==> flow/design.v <==
module axi_stream_insert_header #(
	parameter DATA_WD 		= 32,
	parameter DATA_BYTE_WD 	= DATA_WD / 8,
	parameter BYTE_CNT_WD 	= $clog2(DATA_BYTE_WD)
) (
	input clk,
	input rst_n,
	input 							valid_in,
	input 	[DATA_WD-1 : 0] 		data_in,
	input 	[DATA_BYTE_WD-1 : 0] 	keep_in,
	input 							last_in,
	output 							ready_in,
	output reg						valid_out,
	output reg	[DATA_WD-1 : 0] 	data_out,
	output reg	[DATA_BYTE_WD-1:0] 	keep_out,
	output reg						last_out,
	input 							ready_out,
	input 							valid_insert,
	input 	[DATA_WD-1 : 0] 		header_insert,
	input 	[DATA_BYTE_WD-1 : 0] 	keep_insert,
	input 	[BYTE_CNT_WD : 0] 		byte_insert_cnt,
	output 							ready_insert
);
	wire 		valid_up_buf1;
	wire 		ready_up_buf1;
	reg [38:0]	data_in_buf1;
	wire 		valid_buf;
	wire 		ready_buf;
	wire [38:0]	data_buf;
	wire 		valid_down_buf2;
	wire 		ready_down_buf2;
	wire [38:0]	data_out_buf2;
	buffer buffer1_inst1(
		.clk(clk),
		.rst_n(rst_n),
		.valid_up(valid_up_buf1),
		.ready_up(ready_up_buf1),
		.data_in(data_in_buf1),
		.valid_down(valid_buf),
		.ready_down(ready_buf),
		.data_out(data_buf)
		);
	buffer buffer2_inst2(
		.clk(clk),
		.rst_n(rst_n),
		.valid_up(valid_buf),
		.ready_up(ready_buf),
		.data_in(data_buf),
		.valid_down(valid_down_buf2),
		.ready_down(ready_down_buf2),
		.data_out(data_out_buf2)
		);
	wire	[38:0] 	buffer1;
	wire	[38:0]	buffer2;
	assign 	buffer1 = data_buf;
	assign	buffer2 = data_out_buf2;
	reg sel;
	always@ (posedge clk or negedge rst_n) begin
		if (!rst_n) begin
			sel <= 'b0;
		end
		else if (valid_insert & ready_insert) begin
			sel <= 1'b1;
		end
		else if (last_in & ready_in & valid_in ) begin
			sel <= 'b0;
		end
	end
	assign valid_up_buf1 	= (~sel) ? valid_insert : valid_in;
	assign ready_in 		= (sel) ?  ready_up_buf1 : 0;
	assign ready_insert 	= (~sel) ? ready_up_buf1 : 0;
	wire 	start;
	wire 	inter;
	wire 	terminate;
	assign 	start 		= valid_insert & ready_insert;
	assign	inter 		= valid_in & ready_in & (~last_in);
	assign	terminate 	= valid_in & ready_in & last_in;
	always@ (*) begin
		case ({start,inter,terminate})
			3'b100: data_in_buf1 = {start,inter,terminate,keep_insert[3:0],header_insert[31:0]};
			3'b010: data_in_buf1 = {start,inter,terminate,4'b1111,data_in[31:0]};
			3'b001: data_in_buf1 = {start,inter,terminate,keep_in[3:0],data_in[31:0]};	
			default: data_in_buf1 = 'b0;		
		endcase
	end
	wire	buffer1_data_valid;
	wire 	buffer2_data_valid;
	wire 	buffer1_inter;
	wire	buffer1_terminate;
	wire 	buffer2_start;
	wire 	buffer2_inter;
	wire 	buffer2_terminate;
	wire 	case1_valid;
	wire 	case2_valid;
	wire 	case3_valid;
	wire	case4_valid;
	wire	[3:0]	buffer1_keep;
	wire 	[3:0] 	buffer2_keep;
	reg		[3:0]	keep_ff;
	reg     [3:0]   keep_ff_case3_next;
	assign 	buffer1_keep		= data_buf[35:32];
	assign	buffer1_inter 		= data_buf[37];
	assign 	buffer1_terminate 	= data_buf[36];
	assign	buffer2_keep 		= data_out_buf2[35:32];
	assign 	buffer2_start 		= data_out_buf2[38];
	assign	buffer2_inter 		= data_out_buf2[37];
	assign 	buffer2_terminate	= data_out_buf2[36];
	assign 	buffer1_data_valid 	= valid_buf;
	assign	buffer2_data_valid 	= valid_down_buf2;
	assign 	valid_out 			= case1_valid | case2_valid | case3_valid | case4_valid;
	assign 	ready_down_buf2 	= valid_out & ready_out;
	assign 	case1_valid = buffer1_data_valid & buffer2_data_valid & buffer1_inter & buffer2_start & (buffer2_keep != 4'd0);
	assign 	case2_valid = buffer1_data_valid & buffer2_data_valid & buffer1_inter & buffer2_inter;
	assign 	case3_valid = buffer1_data_valid & buffer2_data_valid & buffer1_terminate & buffer2_inter;
	assign 	case4_valid = buffer2_data_valid & buffer2_terminate & (keep_ff != 4'b0000);
	always@ (posedge clk or negedge rst_n) begin
		if (!rst_n) begin
			keep_ff <= 4'b0;
		end
		else if (case1_valid & valid_out & ready_out) begin
			keep_ff <= buffer2_keep;
		end
		else if(case3_valid & valid_out & ready_out) begin 
			keep_ff	<= keep_ff_case3_next;
		end 
	end
	always@ (*) begin
		keep_ff_case3_next = 4'd0;
		if (case1_valid) begin
			last_out = 'b0;
			keep_out = 4'b1111;
			case (buffer2_keep)
				4'b0001: data_out = {buffer2[7:0],buffer1[31:8]};
				4'b0011: data_out = {buffer2[15:0],buffer1[31:16]};
				4'b0111: data_out = {buffer2[23:0],buffer1[31:24]};
				4'b1111: data_out =  buffer2[31:0];
				default: data_out = 32'b0;
			endcase
		end
		else if (case2_valid) begin
			last_out = 'b0;
			keep_out = 4'b1111;
			case (keep_ff)
				4'b0000: data_out =  buffer2[31:0];
				4'b0001: data_out = {buffer2[7:0],buffer1[31:8]};
				4'b0011: data_out = {buffer2[15:0],buffer1[31:16]};
				4'b0111: data_out = {buffer2[23:0],buffer1[31:24]};
				4'b1111: data_out =  buffer2[31:0];
				default: data_out = 32'b0;
			endcase
		end
		else if (case3_valid) begin
			case (buffer1_keep)
				4'b1111: begin
						case(keep_ff)
							4'b0000: begin
										keep_ff_case3_next = 4'b1111;
										data_out =  buffer2[31:0];
										keep_out =  4'b1111;
										last_out =  'b0; end
							4'b0001: begin
										keep_ff_case3_next = 4'b0001;
										data_out = {buffer2[7:0],buffer1[31:8]};
										keep_out =  4'b1111; 
										last_out =  'b0; end
							4'b0011: begin
										keep_ff_case3_next = 4'b0011;
										data_out = {buffer2[15:0],buffer1[31:16]};
										keep_out =  4'b1111; 
										last_out =  'b0; end
							4'b0111: begin	
										keep_ff_case3_next = 4'b0111;
										data_out = {buffer2[23:0],buffer1[31:24]};
										keep_out =  4'b1111; 
										last_out =  'b0; end
							4'b1111: begin	
										keep_ff_case3_next = 4'b1111;
										data_out =  buffer2[31:0];
										keep_out =  4'b1111; 
										last_out =  'b0; end
							default: begin
										data_out = 32'b0;
										last_out = 'b0;
										keep_out = 'b0; end
						endcase
				end
				4'b1110: begin
						case(keep_ff)
							4'b0000: begin
										keep_ff_case3_next = 4'b1110;
										data_out = buffer2[31:0];
										keep_out =  4'b1111; 
										last_out =  1'b0; end
							4'b0001: begin
										keep_ff_case3_next = 4'b0000;
										data_out = {buffer2[7:0],buffer1[31:8]};
										keep_out =  4'b1111; 
										last_out =  1'b1; end
							4'b0011: begin
										keep_ff_case3_next = 4'b0010;
										data_out = {buffer2[15:0],buffer1[31:16]};
										keep_out =  4'b1111; 
										last_out =  'b0; end
							4'b0111: begin	
										keep_ff_case3_next = 4'b0110;
										data_out = {buffer2[23:0],buffer1[31:24]};
										keep_out =  4'b1111; 
										last_out =  'b0; end
							4'b1111: begin	
										keep_ff_case3_next = 4'b1110;
										data_out = buffer2[31:0];
										keep_out =  4'b1111; 
										last_out =  1'b0; end
							default: begin
										data_out = 32'b0;
										last_out = 'b0;
										keep_out = 'b0; end
						endcase
				end
				4'b1100: begin
						case(keep_ff)
							4'b0000: begin
										keep_ff_case3_next = 4'b1100;
										data_out = buffer2[31:0];
										keep_out =  4'b1111; 
										last_out =  1'b0; end
							4'b0001: begin
										keep_ff_case3_next = 4'b0000;
										data_out = {buffer2[7:0],buffer1[31:16],8'b0};
										keep_out =  4'b1110; 
										last_out =  1'b1; end
							4'b0011: begin
										keep_ff_case3_next = 4'b0000;
										data_out = {buffer2[15:0],buffer1[31:16]};
										keep_out =  4'b1111; 
										last_out =  1'b1; end
							4'b0111: begin	
										keep_ff_case3_next = 4'b0100;
										data_out = {buffer2[23:0],buffer1[31:24]};
										keep_out =  4'b1111; 									
										last_out =  1'b0; end
							4'b1111: begin	
										keep_ff_case3_next = 4'b1100;
										data_out = buffer2[31:0];
										keep_out =  4'b1111; 
										last_out =  1'b0; end
							default: begin
										data_out = 32'b0;
										last_out = 'b0;
										keep_out = 'b0; end
						endcase
				end
				4'b1000: begin
						case(keep_ff)
							4'b0000: begin
										keep_ff_case3_next = 4'b1000;
										data_out = buffer2[31:0];
										keep_out =  4'b1111; 
										last_out = 'b0; end
							4'b0001: begin
										keep_ff_case3_next = 4'b0000;
										data_out = {buffer2[7:0],buffer1[31:24],16'b0};
										keep_out =  4'b1100; 
										last_out = 'b1; end
							4'b0011: begin
										keep_ff_case3_next = 4'b0000;
										data_out = {buffer2[15:0],buffer1[31:24],8'b0};
										keep_out =  4'b1110; 
										last_out = 'b1; end
							4'b0111: begin	
										keep_ff_case3_next = 4'b0000;
										data_out = {buffer2[23:0],buffer1[31:24]};
										keep_out =  4'b1111; 
										last_out = 'b1; end
							4'b1111: begin	
										keep_ff_case3_next = 4'b1000;
										data_out =  buffer2[31:0];
										keep_out =  4'b1000; 
										last_out = 'b0;end
							default: begin
										data_out = 32'b0;
										last_out = 'b0;
										keep_out = 'b0; end
						endcase
				end
				default: begin
							data_out = 32'b0;
							last_out = 'b0;
							keep_out = 'b0;
						end
			endcase
		end
		else if (case4_valid) begin
			case (keep_ff)
				4'b1000: begin 
					data_out = {buffer2[31:24], 24'd0};
					last_out = 'b1;
					keep_out = 'b1000; end
				4'b1100: begin 
					data_out = {buffer2[31:16], 16'd0};
					last_out = 'b1;
					keep_out = 'b1100; end
				4'b0100: begin 
					data_out = {buffer2[23:16], 24'd0};
					last_out = 'b1;
					keep_out = 'b1000; end
				4'b1111: begin 
					data_out =  buffer2[31:0];
					last_out = 'b1;
					keep_out = 'b1111; end
				4'b0001: begin 
					data_out = {buffer2[7:0], 24'd0};
					last_out = 'b1;
					keep_out = 'b1000;	end
				4'b0011: begin 
					data_out = {buffer2[15:0], 16'd0};
					last_out = 'b1;
					keep_out = 'b1100; end
				4'b0111: begin 
					data_out = {buffer2[23:0], 8'd0};
					last_out = 'b1;
					keep_out = 'b1110; end
				4'b1110: begin 
					data_out = {buffer2[31:8], 7'd0};
					last_out = 'b1;
					keep_out = 'b1110; end
				4'b0010: begin 
					data_out = {buffer2[15:8], 24'd0};
					last_out = 'b1;
					keep_out = 'b1000; end
				4'b0110: begin 
					data_out = {buffer2[23:8], 16'd0};
					last_out = 'b1;
					keep_out = 'b1100; end
				default: begin 
					data_out = 32'd0;
					last_out = 'b0;
					keep_out = 'b0;
				end
			endcase
		end
		else begin
			data_out = 32'b0;
			last_out = 'b0;
			keep_out = 'b0;
		end
	end
endmodule
module buffer(
	input clk,
	input rst_n,
	input valid_up,
	input [38:0] data_in,
	output ready_up,
	output valid_down,
	output [38:0] data_out,
	input ready_down
);
	reg 		buffer_data_valid;
	reg [38:0] 	buffer_data;
	assign ready_up = ~buffer_data_valid;
	always@(posedge clk or negedge rst_n) begin 
		if (rst_n == 1'b0) begin 
			buffer_data_valid <= 1'b0;
		end 
		else if (valid_down & ready_down) begin
			buffer_data_valid <= 1'b0;
		end
		else if (valid_up & ready_up) begin 
			buffer_data_valid <= 1'b1;
		end
	end
	always@(posedge clk or negedge rst_n) begin 
		if (rst_n == 1'b0) begin 
			buffer_data <= 32'd0;
		end 
		else if (valid_up & ready_up) begin 
			buffer_data <= data_in;
		end
	end
	assign valid_down = buffer_data_valid;
	assign data_out = buffer_data;
endmodule
[Reports on axi_stream_insert_header]
Tool output for the design above, in the order of the flow.
Line numbers count from 1 in the design file above.
Operators: Yosys type, input widths -> output width; for muxes data width and select width s.
Library cell names are shortened.
The mark n/a stands for no value.
Set-up
  top: axi_stream_insert_header
  clock input: clk
  cell library: sky130hd
  timing corner: tt_025C_1v80

[After elaboration]
Yosys after proc, flatten, opt, wreduce and memory -nomap, before mapping. Memory bits, and registers merged into a memory's read port (data or address), are not among the register bits. Print and check cells are not counted. Equal cells are merged and count once.
Cells by class
  eq/ne operators: 21
  reduce/logical cells: 18
  bitwise gates (word level): 29
  multiplexer cells: 48
Operator list (number)
  $pmux 32 s4: 4
  $pmux 32 s10: 1
  $mux 32: 4
  $pmux 39 s3: 1
  $pmux 32 s3: 1
  $pmux 4 s4: 4
  $mux 4: 11
  $eq 4x4->1 const B: 9
  $pmux 4 s3: 2
  $and 1x1->1: 23
  $mux 1: 17
  $eq 4x3->1 const B: 4
  $pmux 4 s2: 2
  $eq 4x2->1 const B: 3
  $reduce_or 10->1: 1
  $reduce_or 2->1: 5
  $reduce_bool 2->1: 4
  $eq 4x1->1 const B: 2
  $reduce_bool 4->1: 2
  $reduce_or 4->1: 2
  $reduce_or 3->1: 2
  $reduce_or 5->1: 1
  $logic_not 4->1: 1
  $or 1x1->1: 3
  $not 1->1: 3
  $eq 3x1->1 const B: 1
  $eq 3x2->1 const B: 1
  $eq 3x3->1 const B: 1
  $pmux 1 s3: 1
Word-level totals
  output and inout port bits: 40
  cells after elaboration: 122
  input port bits: 81
  register bits after elaboration: 85

[Logic depth]
Depth = most cells in a row (Yosys ltp): at word level without a register or memory, in the mapped netlist without a sequential cell, where the memories' decode and read muxes count.
Logic depth
  depth in word-level cells: 11
  ABC_AREA: 0
  gate-level depth with buffers: 9
  mapped depth without buffers: 5

[Mapped cells and area]
Yosys stat after the flow's synthesis: flattened, memories mapped to cells. It holds for the ABC_AREA given above (unset counts as 0); a run with the other value may have another netlist.
Cells by type
  dfrtp_1: number 85, area in all 2127.04 um2
  a22oi_1: number 99, area in all 743.213 um2
  mux2_2: number 48, area in all 540.518 um2
  nand2_1: number 142, area in all 533.011 um2
  mux2i_1: number 28, area in all 280.269 um2
  a21oi_1: number 53, area in all 265.254 um2
  clkbuf_1: number 63, area in all 236.477 um2
  o21ai_0: number 34, area in all 170.163 um2
  a221oi_1: number 19, area in all 166.41 um2
  o221ai_1: number 19, area in all 166.41 um2
  buf_2: number 33, area in all 165.158 um2
  nor2_1: number 34, area in all 127.622 um2
  a222oi_1: number 11, area in all 110.106 um2
  nand3_1: number 22, area in all 110.106 um2
  a22o_1: number 11, area in all 96.342 um2
  o22ai_1: number 14, area in all 87.584 um2
  nor2b_1: number 13, area in all 81.328 um2
  a21o_1: number 10, area in all 75.072 um2
Other cell types: 49; their cells: 141.
Mapped netlist
  mapped cells: 879
  flip-flops: 85
  buffers: 101
  chip area (Yosys): 0.0071781 mm2
  sequential part of the area: 0.002127 mm2
The figures by module come from a second, unflattened synthesis with its own total; it is not the netlist above.
Second synthesis, totals
  cell total of the unflattened synthesis: 814
  area total of the unflattened synthesis: 0.0075435 mm2
Each row is one instance without its submodules.
Modules
  axi_stream_insert_header: seq. area 0.0001251 mm2, times used 1, cells 642, area 0.0044805 mm2
  buffer: seq. area 0.001001 mm2, times used 2, cells 86, area 0.0015315 mm2

[Path before layout]
OpenSTA on the mapped netlist: ideal clock, no wires. The path of least setup slack (recovery checks aside). Input and output delay are each 20% of the period. Register names are those of the netlist, which keeps one name where synthesis merged equal registers.
Timing post-synthesis
  kind: reg-to-output
  start: register buffer2_inst2.buffer_data_valid
  end: output data_out[13]
  time at the first pin: 0.000 ns
  period: 3.57 ns
  buffers on the path: 3
  required time: 2.856 ns
  data arrival time: 1.900 ns
  setup slack: 0.956 ns
  delay of the path: 1.900 ns
  stages: 8
  output delay: 0.714 ns
  synthesis period reached: 2.614 ns
"delay of the path" = arrival - input delay + setup time.
At an output port there is no setup time.
"stages": output pins that drive a net of the path, with the launching flip-flop's if there is one; two outputs of one cell count as two.
"synthesis period reached" is the clock period less the worst setup slack; recovery checks do not enter. This is arithmetic on one report: input and output delays are still those of the set period (20% each).
Between the ends stands the longest chain of elaborated cells between them, by number of cells; it is not shown to be the way that was timed. Of several equally long chains one is given.
A line is the first line of the expression or statement that the cell stems from. Yosys adds cells for indexed reads and writes and turns some case tables into memories.
At most two assigning lines are given for a register; there are more.
Between the ends, post-synthesis
  cell sequence: dfrtp_1 -> buf_2 -> and4_1 -> buf_6 -> a2111o_1 -> or2_1 -> buf_6 -> o221ai_1
  length of the longest elaborated chain: 6
  elaborated cells on any way between the ends: 13
  those cells by class: mux (4); logic (9)
Ends and longest elaborated chain, post-synthesis
  start, declared: RTL line 359  | reg buffer_data_valid;
  start, assigned: RTL line 364  | buffer_data_valid <= 1'b0;
  start, assigned: RTL line 367  | buffer_data_valid <= 1'b0;
  $and 1x1->1 (2 in a row): RTL line 115  | assign case4_valid = buffer2_data_valid & buffer2_terminate & (keep_ff != 4'b0000);
  $mux 32: RTL line 293  | else if (case4_valid) begin
  $mux 32: RTL line 152  | else if (case3_valid) begin
  $mux 32: RTL line 140  | else if (case2_valid) begin
  $mux 32: RTL line 129  | if (case1_valid) begin
  end, declared: RTL line 14  | output reg [DATA_WD-1 : 0] data_out,

Ticket comment

Below are 2 stored runs of the flow (Yosys, OpenROAD; platform sky130hd) on axi_stream_insert_header, each with its settings, unordered. Constraints: input delay and output delay 20% of the set period each, output load 0.01 pF.

==> stored run 1: settings <==
{ "period_ns": 1.75, "CORE_UTILIZATION": 68, "PLACE_DENSITY_LB_ADDON": 0.19, "CORE_ASPECT_RATIO": 1.82, "CELL_PAD_IN_SITES_GLOBAL_PLACEMENT": 1, "ABC_AREA": 0, "SLEW_MARGIN": 20, "CAP_MARGIN": 20, "CORE_MARGIN": 2 }
==> stored run 1: results <==
not finished: placement ended with error FLW-0024

==> stored run 2: settings <==
{ "period_ns": 1.89, "CORE_UTILIZATION": 43, "SETUP_SLACK_MARGIN": 0.07, "PLACE_DENSITY_LB_ADDON": 0.03, "CELL_PAD_IN_SITES_GLOBAL_PLACEMENT": 2, "ABC_AREA": 1, "GPL_TIMING_DRIVEN": 0, "GPL_ROUTABILITY_DRIVEN": 1, "CTS_CLUSTER_SIZE": 63, "MAX_ROUTING_LAYER": "met5", "CAP_MARGIN": 20, "CORE_MARGIN": 2, "SLEW_MARGIN": 20 }
==> stored run 2: results <==
not finished: placement ended with error FLW-0024
